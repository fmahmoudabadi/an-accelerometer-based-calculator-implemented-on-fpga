==> flow/design.v <==
module add20bit_2sComp(
   input 		     [19:0]		A,
	input 		     [19:0]		B,
	input 		         		ci,
	output		     [19:0]		calculate_out
);
wire [19:0] s;
wire [19:0] co;
fa fa0(A[0],B[0],ci,s[0],co[0]);
fa fa1(A[1],B[1],co[0],s[1],co[1]);
fa fa2(A[2],B[2],co[1],s[2],co[2]);
fa fa3(A[3],B[3],co[2],s[3],co[3]);
fa fa4(A[4],B[4],co[3],s[4],co[4]);
fa fa5(A[5],B[5],co[4],s[5],co[5]);
fa fa6(A[6],B[6],co[5],s[6],co[6]);
fa fa7(A[7],B[7],co[6],s[7],co[7]);
fa fa8(A[8],B[8],co[7],s[8],co[8]);
fa fa9(A[9],B[9],co[8],s[9],co[9]);
fa fa10(A[10],B[10],co[9],s[10],co[10]);
fa fa11(A[11],B[11],co[10],s[11],co[11]);
fa fa12(A[12],B[12],co[11],s[12],co[12]);
fa fa13(A[13],B[13],co[12],s[13],co[13]);
fa fa14(A[14],B[14],co[13],s[14],co[14]);
fa fa15(A[15],B[15],co[14],s[15],co[15]);
fa fa16(A[16],B[16],co[15],s[16],co[16]);
fa fa17(A[17],B[17],co[16],s[17],co[17]);
fa fa18(A[18],B[18],co[17],s[18],co[18]);
fa fa19(A[19],B[19],co[18],s[19],co[19]);
assign calculate_out[19:0]=s;
endmodule 
module fa(
input a,input b,input ci, output s, output co
);
reg s_out,c_out;
always @(*)
begin
s_out=a^b^ci;
c_out=a&b|a&ci|b&ci;
end
assign s=s_out;
assign co=c_out;
endmodule
`timescale 1ns / 1ns
module smooth_filter(
input clk,
input reset,
input [15:0] in,
input [1:0] SW,
output [15:0] out
);
reg [18:0] count, count_c;
wire en;
always @(reset or count) begin
	if (reset == 1'b1) begin
		count_c = 19'd000_000;
	end
	else begin
		count_c = count + 19'd000_001;
	end
end
assign en = (count == 19'd499_999);
reg [15:0] r1, r2, r3, r4, r5, r6, r7, r8, r9, r10, r11, r12, r13, r14, r15, r16;
always @ (posedge clk) begin
	count <= #1 count_c;
	if (en == 1'b1) begin
		r1 <= #1 in;
		r2 <= #1 r1;
		r3 <= #1 r2;
		r4 <= #1 r3;
		r5 <= #1 r4;
		r6 <= #1 r5;
		r7 <= #1 r6;
		r8 <= #1 r7;
		r9 <= #1 r8;
		r10 <= #1 r9;
		r11 <= #1 r10;
		r12 <= #1 r11;
		r13 <= #1 r12;
		r14 <= #1 r13;
		r15 <= #1 r14;
		r16 <= #1 r15;
	end
end
reg [19:0] sum;
wire [19:0] num1, num2, num3, num4, num5, num6, num7, num8;
wire [19:0] num9, num10, num11, num12, num13, num14, num15, num16;
wire ci=1'b0;
wire [19:0] calculate_out1, calculate_out2, calculate_out3, calculate_out4,
            calculate_out5, calculate_out6, calculate_out7, calculate_out8,
				calculate_out9, calculate_out10, calculate_out11, calculate_out12,
				calculate_out13, calculate_out14, calculate_out15;
assign num1 = {{4{r1[15]}},r1};
assign num2 = {{4{r2[15]}},r2};
assign num3 = {{4{r3[15]}},r3};
assign num4 = {{4{r4[15]}},r4};
assign num5 = {{4{r5[15]}},r5};
assign num6 = {{4{r6[15]}},r6};
assign num7 = {{4{r7[15]}},r7};
assign num8 = {{4{r8[15]}},r8};
assign num9 = {{4{r9[15]}},r9};
assign num10 = {{4{r10[15]}},r10};
assign num11 = {{4{r11[15]}},r11};
assign num12 = {{4{r12[15]}},r12};
assign num13 = {{4{r13[15]}},r13};
assign num14 = {{4{r14[15]}},r14};
assign num15 = {{4{r15[15]}},r15};
assign num16 = {{4{r16[15]}},r16};
always @(*) begin
	sum = num1;
	case (SW[1:0]) 
	2'b00:begin 
		sum = num1;
	end
	2'b01:begin
		sum = calculate_out1;
		sum = sum >> 1; 
	end
	2'b10:begin
		sum = calculate_out3;
		sum = sum >> 2;  
	end
	2'b11:begin
		sum = calculate_out15;
		sum = sum >> 4;  
	end
	endcase 
end
assign out = sum[15:0];
add20bit_2sComp my_adder1 (.A(num1),.B(num2),.ci(ci),.calculate_out(calculate_out1));
add20bit_2sComp my_adder2 (.A(calculate_out1),.B(num3),.ci(ci),.calculate_out(calculate_out2));
add20bit_2sComp my_adder3(.A(calculate_out2),.B(num4),.ci(ci),.calculate_out(calculate_out3));
add20bit_2sComp my_adder4(.A(calculate_out3),.B(num5),.ci(ci),.calculate_out(calculate_out4));
add20bit_2sComp my_adder5 (.A(calculate_out4),.B(num6),.ci(ci),.calculate_out(calculate_out5));
add20bit_2sComp my_adder6(.A(calculate_out5),.B(num7),.ci(ci),.calculate_out(calculate_out6));
add20bit_2sComp my_adder7(.A(calculate_out6),.B(num8),.ci(ci),.calculate_out(calculate_out7));
add20bit_2sComp my_adder8 (.A(calculate_out7),.B(num9),.ci(ci),.calculate_out(calculate_out8));
add20bit_2sComp my_adder9(.A(calculate_out8),.B(num10),.ci(ci),.calculate_out(calculate_out9));
add20bit_2sComp my_adder10(.A(calculate_out9),.B(num11),.ci(ci),.calculate_out(calculate_out10));
add20bit_2sComp my_adder11(.A(calculate_out10),.B(num12),.ci(ci),.calculate_out(calculate_out11));
add20bit_2sComp my_adder12(.A(calculate_out11),.B(num13),.ci(ci),.calculate_out(calculate_out12));
add20bit_2sComp my_adder13(.A(calculate_out12),.B(num14),.ci(ci),.calculate_out(calculate_out13));
add20bit_2sComp my_adder14(.A(calculate_out13),.B(num15),.ci(ci),.calculate_out(calculate_out14));
add20bit_2sComp my_adder15(.A(calculate_out14),.B(num16),.ci(ci),.calculate_out(calculate_out15));
endmodule 
# Reports on smooth_filter
# The steps from the RTL of smooth_filter to its reports follow in flow order.
# Line numbers count from 1 in the design file above.
# Library cell names are shortened.
# A cell with -- has no value.
# setup
top,smooth_filter
clk_port,clk
library,sky130hd
pvt_corner,tt_025C_1v80

# Elaborated design
# Source: Yosys, flattened and elaborated, memories not mapped. Widths are those after wreduce; folded enables and synchronous resets count as part of the registers. Registers that Yosys merges into a memory's read port (data or address) are not register bits. Print and check cells do not count. Equal cells are merged and count once.
# bits
elab_cells,1960
register_bits,275
input_bits,20
output_inout_bits,16
# op_classes
bitwise,1936
reduce_and_logical,1
mux,1
eq_ne,4
n_addsub,1
# ops
operator,n
AND 1 bit,822
bitwise XOR 1 bit,574
bitwise OR 1 bit,540
case mux 16 bit (select 4 bit),1
adder 19 x 1 -> 19 bit (second input constant),1
equality test 19 bit (second input constant),1
equality test 2 bit (second input constant),2
equality test 2 x 1 -> 1 bit (second input constant),1
zero test 2 bit,1

# Logic depth
# Depth = most cells in a row (Yosys ltp): at word level without a register or memory, in the mapped netlist without a sequential cell, where the memories' decode and read muxes count.
# depth
word_depth,85
abc_area,0
mapped_depth,44
mapped_depth_nobuf,44

# After synthesis
# The flow's flattened synthesis, as Yosys stat reports it; memories are mapped. The netlist is that of the ABC_AREA named above (0 if unset); the other value can give another one.
# Totals and module areas in this step are rounded.
# synth_totals
flip_flops,275
cells,757
buf_cells,6
area_um2,15000
seq_area_um2,8070
# by_type
type,n,type_area_um2
edfxtp_1,256,7.69E+03
fa_1,267,5.35E+03
dfxtp_1,19,380.365
mux4_2,16,360.346
inv_1,81,304.042
xnor2_1,24,210.202
ha_1,15,187.68
xor2_1,13,113.859
nor2_1,18,67.565
xnor3_1,3,67.565
nand4_1,7,43.792
nand3_1,6,30.029
nor4_1,4,25.024
maj3_1,2,20.019
nand2_1,5,18.768
a21oi_1,3,15.014
clkbuf_1,4,15.014
nor3_1,3,15.014
# Not listed: further types 8, cells in them 11.
# By module: a second synthesis without flattening, with its own total; a netlist apart from the flattened one above.
# hier_totals
hier_cells,676
hier_area_um2,15000
# Rows give one instance, submodules left out.
# modules
mod,instances,cells,area_um2,mod_seq_area_um2
smooth_filter,1,376,8960,8070
fa,300,1,20.0,0.0
add20bit_2sComp,15,0,0.0,0.0

# Path before layout
# Source: OpenSTA report_checks on the synthesized netlist (no wires, ideal clock, input and output delay 20% of the period each), path of least setup slack; recovery checks are left aside. Register names are those of the netlist, which keeps one name where synthesis merged equal registers.
# synth_timing
kind,flip-flop to flip-flop
startpoint,register count[0]
endpoint,register r10[0]
path_delay_ps,26446
stages,4
tclk_ps,36300
arrival_ps,24946
setup_slack_ps,9853
t_first_pin_ps,0
synth_period_reached_ps,26447
# "path_delay_ps" is the arrival time less input delay plus setup time.
# "stages": output pins that drive a net of the path, with the launching flip-flop's if there is one; two outputs of one cell count as two.
# "synth_period_reached_ps" = period - worst setup slack (recovery checks aside). The figure is calculated, with input and output delays left at 20% of the set period.
# The rows between start and end are the longest chain of elaborated cells between them; the timing report does not say that the signal goes this way. Where chains are equally long, one stands for them.
# A line is the first line of the expression or statement that the cell stems from. Yosys adds cells for indexed reads and writes and turns some case tables into memories.
# synth_between
cell_sequence,dfxtp_1 > ha_1 > nand3_1 > nor4_1
elab_chain_len,1
cone_cells,1
lines_between,1
classes_between,eq/ne (1)
# synth_lines
item,line_no,source
from (decl),51,"reg [18:0] count, count_c;"
from (assign),64,count <= #1 count_c;
equality test 19 bit,61,assign en = (count == 19'd499_999);
to (assign),75,r10 <= #1 r9;
to (decl),62,"reg [15:0] r1, r2, r3, r4, r5, r6, r7, r8, r9, r10, r11, r12, r13, r14, r15, r16;"

# Worst path after layout
# From the final timing report of job 1: the path of least setup slack in the routed layout; clock arrival at registers is part of the times.
# The report prints the path's times to 10 ps; the period is as set.
# layout_timing
kind,flip-flop to output port
startpoint,register r1[0]
endpoint,output port out[15]
arrival_ps,17740
stages,42
setup_slack_ps,580
tclk_ps,22900
t_first_pin_ps,580
# The rows between start and end are the longest chain of elaborated cells between them; the timing report does not say that the signal goes this way. Where chains are equally long, one stands for them.
# layout_between
cell_sequence,edfxtp_1 > ha_2 > inv_1 > fa_2 > inv_2 > fa_2 > fa_2 > fa_2 > fa_2 > fa_2 > fa_2 > fa_2 > fa_2 > fa_2 > fa_2 > fa_2 > fa_2 > fa_2 > [6 not listed] > fa_2 > fa_2 > fa_2 > fa_2 > fa_2 > fa_2 > fa_2 > fa_2 > fa_2 > fa_1 > fa_1 > fa_2 > xnor2_2 > xnor3_1 > xnor3_1 > xnor3_1 > mux4_2 > buf_2
elab_chain_len,85
cone_cells,1877
lines_between,3
classes_between,mux (1); logic (1876)
# layout_lines
item,line_no,source
from (decl),62,"reg [15:0] r1, r2, r3, r4, r5, r6, r7, r8, r9, r10, r11, r12, r13, r14, r15, r16;"
from (assign),66,r1 <= #1 in;
AND 1 bit x2,38,c_out=a&b|a&ci|b&ci;
bitwise OR 1 bit x2,38,
AND 1 bit,38,
bitwise OR 1 bit x2,38,
AND 1 bit,38,
bitwise OR 1 bit x2,38,
AND 1 bit,38,
[36 not listed],--,
bitwise OR 1 bit x2,38,
AND 1 bit,38,
bitwise OR 1 bit x2,38,
AND 1 bit,38,
bitwise OR 1 bit x2,38,
bitwise XOR 1 bit x29,37,s_out=a^b^ci;
case mux 16 bit (select 4 bit),110,case (SW[1:0])
to (decl),49,output [15:0] out

# Top module smooth_filter; platform sky130hd; tools Yosys and OpenROAD; 2 stored runs in no particular order. Input and output delays are each 20% of the period that was set; the output load is 0.01 pF.
# "worst_path_allowed_less_slack_ps": the worst setup path's part of the clock period (all of it between registers, 20% less for each end at a port) less its slack. A launch clock that arrives late makes it longer, a capture clock that arrives late makes it shorter.
# "final_power_uw" is the tool's figure for a default switching activity; nothing was simulated.
# "worst_path_allowed_less_slack_ps" is given in steps of 10 ps.
# Values from the reports are rounded here.
# Among the settings, n/a means not set for that run.
run,period_ns,CORE_UTILIZATION,SETUP_SLACK_MARGIN,PLACE_DENSITY_LB_ADDON,CORE_MARGIN,TNS_END_PERCENT,CTS_CLUSTER_SIZE,CTS_CLUSTER_DIAMETER,MAX_ROUTING_LAYER,CAP_MARGIN,SLEW_MARGIN,design.die.area_um2,synth_area_um2,setup_tns_ps,worst_path_allowed_less_slack_ps,worst_path_kind,util_pct,final_setup_ws_ps,final_power_uw
job 1,22.9,70,0.55,0.24,3,70,100,341,met4,20,20,23200,15000,0,17740,flip-flop to output port,79.7,583,749
job 2,28.4,72,n/a,n/a,2,n/a,n/a,n/a,n/a,20,20,22000,15000,0,19140,flip-flop to output port,81.5,3580,790
